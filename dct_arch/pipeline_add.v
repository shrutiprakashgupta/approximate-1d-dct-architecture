==> flow/design.v <==
`timescale 1ns / 1ps
`timescale 1ns / 1ps
module serial_add(clk,A,B,st_in,sum,st);
    input clk,A,B,st_in;
    output reg sum,st;
    parameter C0=0,C1=1;
    always @(negedge clk)       
    begin
        case(st_in)
           C0:if((A==0)&(B==0))
              begin
                st = C0;
                sum = 0;
              end
              else if((A==0)&(B==1))
              begin
                st = C0;
                sum = 1;
              end
              else if((A==1)&(B==0))
              begin
                st = C0;
                sum = 1;
              end
              else if((A==1)&(B==1))
              begin
                st = C1;
                sum = 0;
              end
           C1:if((A==0)&(B==0))
              begin
                st = C0;
                sum = 1;
              end
              else if((A==0)&(B==1))
              begin
                st = C1;
                sum = 0;
              end
              else if((A==1)&(B==0))
              begin
                st = C1;
                sum = 0;
              end
              else if((A==1)&(B==1))
              begin
                st = C1;
                sum = 1;
              end
        endcase      
    end
endmodule
module pipeline_add(clk,op,Q,A0,A1,A2,A3,A4,A5,A6,A7,Y0,B0,B1,B2,B3,B4,B5,B6,B7,Y1,S);
    input clk;
    input [1:0]Q;
    input [7:0]op,A0,A1,A2,A3,A4,A5,A6,A7,Y0,B0,B1,B2,B3,B4,B5,B6,B7,Y1;
    output reg [8:0]S;
    reg [7:0]b;
    reg a7;
    reg c;
    wire [7:0]Y;
    wire [7:0]st;
serial_add bit1(.clk(clk), .A(a7), .B(b[7]), .st_in(c), .sum(Y[0]), .st(st[0])); 
serial_add bit2(.clk(clk), .A(A6[1]), .B(b[6]), .st_in(st[0]), .sum(Y[1]), .st(st[1])); 
serial_add bit3(.clk(clk), .A(A5[2]), .B(b[5]), .st_in(st[1]), .sum(Y[2]), .st(st[2]));
serial_add bit4(.clk(clk), .A(A4[3]), .B(b[4]), .st_in(st[2]), .sum(Y[3]), .st(st[3]));
serial_add bit5(.clk(clk), .A(A3[4]), .B(b[3]), .st_in(st[3]), .sum(Y[4]), .st(st[4]));
serial_add bit6(.clk(clk), .A(A2[5]), .B(b[2]), .st_in(st[4]), .sum(Y[5]), .st(st[5]));
serial_add bit7(.clk(clk), .A(A1[6]), .B(b[1]), .st_in(st[5]), .sum(Y[6]), .st(st[6]));
serial_add bit8(.clk(clk), .A(A0[7]), .B(b[0]), .st_in(st[6]), .sum(Y[7]), .st(st[7]));
always @(posedge clk)
begin
    if(Q==2)
        a7 = Y0[0];
    else
        a7 = A7[0];
    if(op[0]==1'b1)
    begin
        if(Q==2)
        begin
            b[7] = ~Y1[0];
            c = 1;
        end
        else
        begin
            b[7] = ~B7[0];
            c = 1;
        end
    end
    else
    begin
        if(Q==2)
        begin
            b[7] = Y1[0];
            c = 0;
        end
        else
        begin
            b[7] = B7[0];
            c = 0;
        end
    end
    if(op[1]==1'b1)
        b[6] = ~B6[1];
    else
        b[6] = B6[1];
    if(op[2]==1'b1)
        b[5] = ~B5[2];
    else
        b[5] = B5[2];
    if(op[3]==1'b1)
        b[4] = ~B4[3];
    else
        b[4] = B4[3];
    if(op[4]==1'b1)
        b[3] = ~B3[4];
    else
        b[3] = B3[4];
    if(op[5]==1'b1)
        b[2] = ~B2[5];
    else
        b[2] = B2[5];
    if(op[6]==1'b1)
        b[1] = ~B1[6];
    else
        b[1] = B1[6];
    if(op[7]==1'b1)
        b[0] = ~B0[7];
    else
        b[0] = B0[7];
    S[8:0] = {st[7],Y[7:0]};
end
endmodule
# == Step by step through the tools: pipeline_add ==
# Tool output for the design above, in the order of the flow.
# Line numbers count from 1 in the design file above.
# Operators carry their Yosys type and port widths (W data, S select, Z words).
# Library cell names are shortened.
# The mark n/a stands for no value.
# design
top,pipeline_add
clk_port,clk
lib,sky130hd
lib_corner,tt_025C_1v80

# == Word-level counts ==
# Source: Yosys, flattened and elaborated, memories not mapped. Widths are those after wreduce. Registers that Yosys merges into a memory's read port (data or address) are not register bits. Print and check cells do not count. Equal cells are merged and count once.
# word_totals
register_bits,35
in_bits,155
wordCells,258
# op_classes
equal,17
muxes,148
n_logic,65
reduce_and_logical,8
# ops
operator,n
$mux W1,132
$ne A5 B1 Y1 const B,16
$not A1 Y1,33
$and A1 B1 Y1,32
$pmux W1 S2,16
$reduce_and A2 Y1,8
$eq A2 B2 Y1 const B,1

# == Logic depth ==
# Depth = most cells in a row (Yosys ltp): at word level without a register or memory, in the mapped netlist without a sequential cell, where the memories' decode and read muxes count.
# depth
depth_word,6
abc_area,1
ltp_mapped,6
ltp_nobuf,6

# == Netlist ==
# The flow's flattened synthesis, as Yosys stat reports it; memories are mapped. The netlist is that of the ABC_AREA named above (0 if unset); the other value can give another one.
# by_type
cell,n,type_area_um2
dfxtp_1,27,540.518
ha_1,30,375.36
edfxtp_1,8,240.23
nand2_1,40,150.144
xor2_1,15,131.376
nor2_1,28,105.101
inv_1,21,78.826
or3_1,7,43.792
nand3_1,7,35.034
nor3_1,7,35.034
inv_2,8,30.029
o21ai_1,6,30.029
a21oi_1,1,5.005
o21ai_0,1,5.005
# synth_totals
cell_count,206
area_mm2,0.0018055
ff_cells,35

# Measured data: module pipeline_add, platform sky130hd, 2 stored runs of the flow under differing settings, order arbitrary. Input and output delays are each 20% of the period that was set; the output load is 0.01 pF.
# "design_power_uw": no workload was simulated; the value follows from the tool's default switching activity.
# Settings: . = not set for that run.
# A result given as . is not shown for that run.
run,period_ns,CORE_UTILIZATION,SETUP_SLACK_MARGIN,CORE_ASPECT_RATIO,CORE_MARGIN,TNS_END_PERCENT,ABC_AREA,GPL_TIMING_DRIVEN,CTS_CLUSTER_DIAMETER,CAP_MARGIN,SLEW_MARGIN,CELL_PAD_IN_SITES_DETAIL_PLACEMENT,MAX_ROUTING_LAYER,die_footprint_mm2,cell_area_final_mm2,utilization_pct,design_power_uw,final_setup_ws_ns,ys_area_mm2,timing.hold.ws_ns
run A,2.51,21,0.74,1.64,8,80,1,1,202,20,20,.,.,0.0119121,0.0034921,41.6,2309,0.052,0.0018055,0.526
run B,3.82,59,0.55,.,2,.,.,.,344,20,35,1,met5,.,.,.,.,.,.,.
# Run B: incomplete, placement halted on DPL-0033
